==> flow/design.v <==
module textlcd(resetn,clk,LCD_E,LCD_RS,LCD_RW,LCD_DATA);
input resetn,clk;
output LCD_E,LCD_RS,LCD_RW;
output [7:0]LCD_DATA;
wire LCD_E;
reg LCD_RS,LCD_RW;
reg [7:0] LCD_DATA;
reg [2:0] state;
parameter   delay          =3'b000, 
            function_set   =3'b001,
            entry_mode     =3'b010,
            disp_onoff     =3'b011,
            line1          =3'b100,  
            line2          =3'b101,
            delay_t        =3'b110,
            clear_disp     =3'b111;
integer CNT;
always @(negedge resetn or posedge clk)
begin
   if(!resetn) state = delay;
   else
   begin   
      case(state)
         delay:            if(CNT==70)    state = function_set;
         function_set:     if(CNT==30)    state = disp_onoff;
         disp_onoff:       if(CNT==30)    state = entry_mode;
         entry_mode:       if(CNT==30)    state = line1;
         line1:            if(CNT==20)    state = line2;
         line2:            if(CNT==20)    state = delay_t;
         delay_t:          if(CNT==400)   state = clear_disp;
         clear_disp:       if(CNT==200)   state = line1;
         default:                         state = delay;
      endcase
   end
end
always @(negedge resetn or posedge clk)
begin
   if(!resetn) CNT=0;
   else
      begin   
         case(state)
            delay:          if(CNT>=70)CNT=0;
                           else CNT=CNT+1;
            function_set:    if(CNT>=30)CNT=0;
                           else CNT=CNT+1;
            disp_onoff:      if(CNT>=30)CNT=0;
                           else CNT=CNT+1;
            entry_mode:      if(CNT>=30)CNT=0;
                           else CNT=CNT+1;
            line1:         if(CNT>=20)CNT=0;
                           else CNT=CNT+1;
            line2:         if(CNT>=20)CNT=0;
                           else CNT=CNT+1;
            delay_t:         if(CNT>=220)CNT=0;
                           else CNT=CNT+1;
            clear_disp:    if(CNT>=200)CNT=0;
                           else CNT=CNT+1;
            default:         CNT=0;
         endcase
      end
end
always @(negedge resetn or posedge clk)
begin
   if(!resetn) begin
      LCD_RS=1'b1;
      LCD_RW=1'b1;
      LCD_DATA=8'b00000000;
   end
   else
      begin   
         case(state)
            function_set:    begin
                              LCD_RS=1'b0;
                              LCD_RW=1'b0;
                              LCD_DATA=8'b00111000;
                           end
            disp_onoff:      begin
                              LCD_RS=1'b0;
                              LCD_RW=1'b0;
                              LCD_DATA=8'b00001100;
                           end
            entry_mode:      begin
                              LCD_RS=1'b0;
                              LCD_RW=1'b0;
                              LCD_DATA=8'b00000110;
                           end
            line1:         begin
                              LCD_RW=1'b0;
                              case(CNT)
                                 0:begin
                                    LCD_RS=1'b0;LCD_DATA=8'b10000000; 
                                 end
                                 1:begin
                                    LCD_RS=1'b1; LCD_DATA <= 8'h44;
                                 end
                                 2:begin
                                    LCD_RS=1'b1; LCD_DATA <= 8'h69;
                                 end
                                 3:begin
                                    LCD_RS=1'b1; LCD_DATA <= 8'h67;
                                 end
                                 4:begin
                                    LCD_RS=1'b1; LCD_DATA <= 8'h69;
                                 end
                                 5:begin
                                    LCD_RS=1'b1; LCD_DATA <= 8'h74;
                                 end
                                 6:begin
                                    LCD_RS=1'b1; LCD_DATA <= 8'h61;
                                 end
                                 7:begin
                                    LCD_RS=1'b1; LCD_DATA <= 8'h6c;
                                 end
                                 8:begin
                                    LCD_RS=1'b1; LCD_DATA <= 8'h20;
                                 end
                                 9:begin
                                    LCD_RS=1'b1; LCD_DATA <= 8'h44;
                                 end
                                 10:begin
                                    LCD_RS=1'b1; LCD_DATA <= 8'h65;
                                 end
                                 11:begin
                                    LCD_RS=1'b1; LCD_DATA <= 8'h73;
                                 end
                                 12:begin
                                    LCD_RS=1'b1; LCD_DATA <= 8'h69;
                                 end
                                 13:begin
                                    LCD_RS=1'b1; LCD_DATA <= 8'h67;
                                 end
                                 14:begin
                                    LCD_RS=1'b1; LCD_DATA <= 8'h6e;
                                 end
                                 15:begin
                                    LCD_RS=1'b1; LCD_DATA <= 8'h20;
                                 end
                                 16:begin
                                    LCD_RS=1'b1; LCD_DATA <= 8'h20;
                                 end
                                 default:begin
                                    LCD_RS=1'b1;LCD_DATA=8'b00100000; 
                                 end
                              endcase
                           end
            line2:         begin
                              LCD_RW=1'b0;
                              case(CNT)
                                 0:begin
                                    LCD_RS=1'b0;LCD_DATA=8'b11000000; 
                                 end
                                 1:begin
                                    LCD_RS=1'b1; LCD_DATA <= 8'h48;
                                 end
                                 2:begin
                                    LCD_RS=1'b1; LCD_DATA <= 8'h65;
                                 end
                                 3:begin
                                    LCD_RS=1'b1; LCD_DATA <= 8'h6c;
                                 end
                                 4:begin
                                    LCD_RS=1'b1; LCD_DATA <= 8'h6c;
                                 end
                                 5:begin
                                    LCD_RS=1'b1; LCD_DATA <= 8'h6f;
                                 end
                                 6:begin
                                    LCD_RS=1'b1; LCD_DATA <= 8'h20;
                                 end
                                 7:begin
                                    LCD_RS=1'b1; LCD_DATA <= 8'h57;
                                 end
                                 8:begin
                                    LCD_RS=1'b1; LCD_DATA <= 8'h6f;
                                 end
                                 9:begin
                                    LCD_RS=1'b1; LCD_DATA <= 8'h72;
                                 end
                                 10:begin
                                    LCD_RS=1'b1; LCD_DATA <= 8'h6c;
                                 end
                                 11:begin
                                    LCD_RS=1'b1; LCD_DATA <= 8'h64;
                                 end
                                 12:begin
                                    LCD_RS=1'b1; LCD_DATA <= 8'h21;
                                 end
                                 13:begin
                                    LCD_RS=1'b1; LCD_DATA <= 8'h20;
                                 end
                                 14:begin
                                    LCD_RS=1'b1;LCD_DATA <= 8'h 20;
                                 end
                                 15:begin
                                    LCD_RS=1'b1;LCD_DATA <= 8'h20;
                                 end
                                 16:begin
                                    LCD_RS=1'b1;LCD_DATA <= 8'h20;
                                 end
                                 default:begin
                                    LCD_RS=1'b1;LCD_DATA=8'b00100000; 
                                 end
                              endcase
                           end
            delay_t:         begin
                              LCD_RS=1'b0;
                              LCD_RW=1'b0;
                              LCD_DATA=8'b00000010;
                           end
            clear_disp:    begin
                              LCD_RS=1'b0;
                              LCD_RW=1'b0;
                              LCD_DATA=8'b00000001;
                           end
            default:         begin
                              LCD_RS=1'b1;
                              LCD_RW=1'b1;
                              LCD_DATA=8'b00000000;
                           end
         endcase
      end
end
assign LCD_E=clk;
endmodule
Reports on textlcd
Tool output for the design above, in the order of the flow.
Lines are those of the file above, counted from 1.
Operators carry their Yosys type and port widths (W data, S select, Z words).
Cell names lack the library's common part.
{ "setup": {"design": "textlcd", "clk_port": "clk", "lib": "sky130hd", "corner": "tt_025C_1v80"} }

After elaboration
Source: Yosys, flattened and elaborated, memories not mapped. Widths are those after wreduce. Registers that Yosys merges into a memory's read port (data or address) are not register bits. Print and check cells do not count.
Memory sizes are those after Yosys's memory passes, which may raise the word count (mostly to a power of two), join words into wider ones and drop unused or constant bits.
{ "bits": {"n_memories": 2, "register_bits": 45, "rom_bits": 576} }
{ "classes": {"n_cmp": 5, "eq_ne": 20, "n_addsub": 1, "muxes": 20, "n_reduce_logical": 7} }
{ "memory_table": {"columns": ["memory", "words", "word_bits", "rd", "write_ports", "line", "text"], "rows": [
  ["(name not given)", 32, 9, 1, 0, 89, "case(CNT)"],
  ["(name not given)", 32, 9, 1, 0, 148, "case(CNT)"]
]} }
{ "op_table": {"columns": ["cell", "count"], "rows": [
  ["$pmux W32 S5", 1],
  ["$mux W32", 5],
  ["$ge A32 B6 Y1 const B", 2],
  ["$eq A32 B6 Y1 const B", 2],
  ["$ge A32 B9 Y1 const B", 2],
  ["$pmux W8 S7", 1],
  ["$eq A32 B10 Y1 const B", 1],
  ["$add A32 B2 Y32 const B", 1],
  ["$ge A32 B8 Y1 const B", 1],
  ["$eq A32 B8 Y1 const B", 1],
  ["$eq A32 B9 Y1 const B", 1],
  ["$logic_not A27 Y1", 1],
  ["$pmux W3 S8", 1],
  ["$mux W3", 8],
  ["$mux W9", 2],
  ["$ne A2 B2 Y1 const B", 8],
  ["$eq A3 B3 Y1 const B", 4],
  ["$reduce_and A8 Y1", 1],
  ["$reduce_or A7 Y1", 1],
  ["$eq A3 B2 Y1 const B", 2],
  ["$reduce_or A5 Y1", 1],
  ["$eq A3 B1 Y1 const B", 1],
  ["$logic_not A3 Y1", 1],
  ["$reduce_or A3 Y1", 1],
  ["$pmux W1 S3", 1],
  ["$reduce_or A2 Y1", 1],
  ["$mux W1", 1]
]} }

Logic depth
Yosys ltp: most cells in a row. Word level: on the elaborated netlist, between registers, memories and ports. Mapped: between sequential cells and ports; inverters and the memories' decode and read muxes count.
{ "depth": {"depth_word": 3, "ABC_AREA": 0, "mapped_depth": 9, "ltp_nobuf": 8} }

Synthesis result
Yosys stat after the flow's synthesis: flattened, memories mapped to cells. It holds for the ABC_AREA given above (unset counts as 0); a run with the other value may have another netlist.
{ "by_type": {"columns": ["cell_type", "count", "area_total_um2"], "rows": [
  ["dfrtp_1", 47, 1.18E+03],
  ["nor3_2", 19, 190.182],
  ["ha_1", 12, 150.144],
  ["xor2_1", 15, 131.376],
  ["xnor2_1", 13, 113.859],
  ["nand2_1", 30, 112.608],
  ["o21ai_0", 22, 110.106],
  ["nor3_1", 18, 90.086],
  ["dfstp_2", 3, 78.826],
  ["nor4_1", 11, 68.816],
  ["nand3_1", 13, 65.062],
  ["nand4_1", 8, 50.048],
  ["buf_6", 4, 45.043],
  ["inv_1", 12, 45.043],
  ["and4_1", 5, 43.792],
  ["a21oi_1", 8, 40.038],
  ["and3_1", 6, 37.536],
  ["nor2_1", 10, 37.536]
]} }
Other cell types: 38; their cells: 65.
{ "synth_totals": {"sequential_area_um2": 1255.0, "cells": 321, "flip_flops": 50, "buf_cells": 19, "yosys_area_um2": 3083.0} }

Record of 2 stored runs of the RTL-to-layout flow on textlcd, platform sky130hd. The runs are unordered. Constraints: input delay and output delay 20% of the set period each, output load 0.01 pF.
By "period_reached_ns" is meant the clock period of the run minus its worst setup slack. This is arithmetic on one report: input and output delays are still those of the set period (20% each).
"critical_path_time_ns": the worst setup path's part of the clock period (all of it between registers, 20% less for each end at a port) less its slack. A launch clock that arrives late makes it longer, a capture clock that arrives late makes it shorter.
"power_total_mw" rests on the timing tool's default activity at the inputs, not on a simulated workload.

Flow run A
==> flow/run.sh <==
#!/bin/bash
# the make line also repeats the synthesis and layout settings of config.mk as NAME=value (left out here)
make -C /OpenROAD-flow-scripts/flow DESIGN_CONFIG=/design/flow/config.mk WORK_HOME=/design/flow/orfs CLKGATE_MAP_FILE= finish
==> flow/config.mk <==
export PLATFORM = sky130hd
export DESIGN_NAME = textlcd
export DESIGN_NICKNAME = textlcd
export VERILOG_FILES = /design/flow/design.v
export SDC_FILE = /design/flow/constraint.sdc
export NUM_CORES = 4
export LEC_CHECK = 0
export CAP_MARGIN = 20
export CELL_PAD_IN_SITES_GLOBAL_PLACEMENT = 0
export CORE_ASPECT_RATIO = 1.69
export CORE_MARGIN = 2
export CORE_UTILIZATION = 62
export MAX_ROUTING_LAYER = met4
export PLACE_DENSITY_LB_ADDON = 0.09
export SETUP_SLACK_MARGIN = -0.11
export SLEW_MARGIN = 20
export TNS_END_PERCENT = 10
==> flow/constraint.sdc <==
create_clock -name core_clock -period 2.03 [get_ports {clk}]
set_input_delay 0.4060 -clock core_clock [delete_from_list [all_inputs] [get_ports {clk}]]
set_output_delay 0.4060 -clock core_clock [all_outputs]
set_load 0.01 [all_outputs]

==> results of flow run A, as JSON <==
{
  "ys_area_um2": 3083.0,
  "die_footprint_um2": 5572.3,
  "layout_stdcell_area_um2": 4078.9,
  "final_util_pct": 84.4,
  "worstSetupSlack_ns": -0.194,
  "timing.setup.tns_ns": -4.199,
  "power_total_mw": 1.821,
  "period_reached_ns": 2.224,
  "critical_path_time_ns": 2.22,
  "worst_path_kind": "flip-flop to flip-flop"
}

Flow run B
==> flow/run.sh <==
#!/bin/bash
# the make line also repeats the synthesis and layout settings of config.mk as NAME=value (left out here)
make -C /OpenROAD-flow-scripts/flow DESIGN_CONFIG=/design/flow/config.mk WORK_HOME=/design/flow/orfs CLKGATE_MAP_FILE= finish
==> flow/config.mk <==
export PLATFORM = sky130hd
export DESIGN_NAME = textlcd
export DESIGN_NICKNAME = textlcd
export VERILOG_FILES = /design/flow/design.v
export SDC_FILE = /design/flow/constraint.sdc
export NUM_CORES = 4
export LEC_CHECK = 0
export CAP_MARGIN = 20
export CORE_MARGIN = 2
export CORE_UTILIZATION = 40
export SETUP_SLACK_MARGIN = 0.15
export SLEW_MARGIN = 20
==> flow/constraint.sdc <==
create_clock -name core_clock -period 2.63 [get_ports {clk}]
set_input_delay 0.5260 -clock core_clock [delete_from_list [all_inputs] [get_ports {clk}]]
set_output_delay 0.5260 -clock core_clock [all_outputs]
set_load 0.01 [all_outputs]

==> results of flow run B, as JSON <==
{
  "ys_area_um2": 3083.0,
  "die_footprint_um2": 8425.4,
  "layout_stdcell_area_um2": 3594.7,
  "final_util_pct": 47.3,
  "worstSetupSlack_ns": 0.227,
  "timing.setup.tns_ns": 0.000,
  "power_total_mw": 1.498,
  "period_reached_ns": 2.403,
  "critical_path_time_ns": 2.40,
  "worst_path_kind": "flip-flop to flip-flop"
}
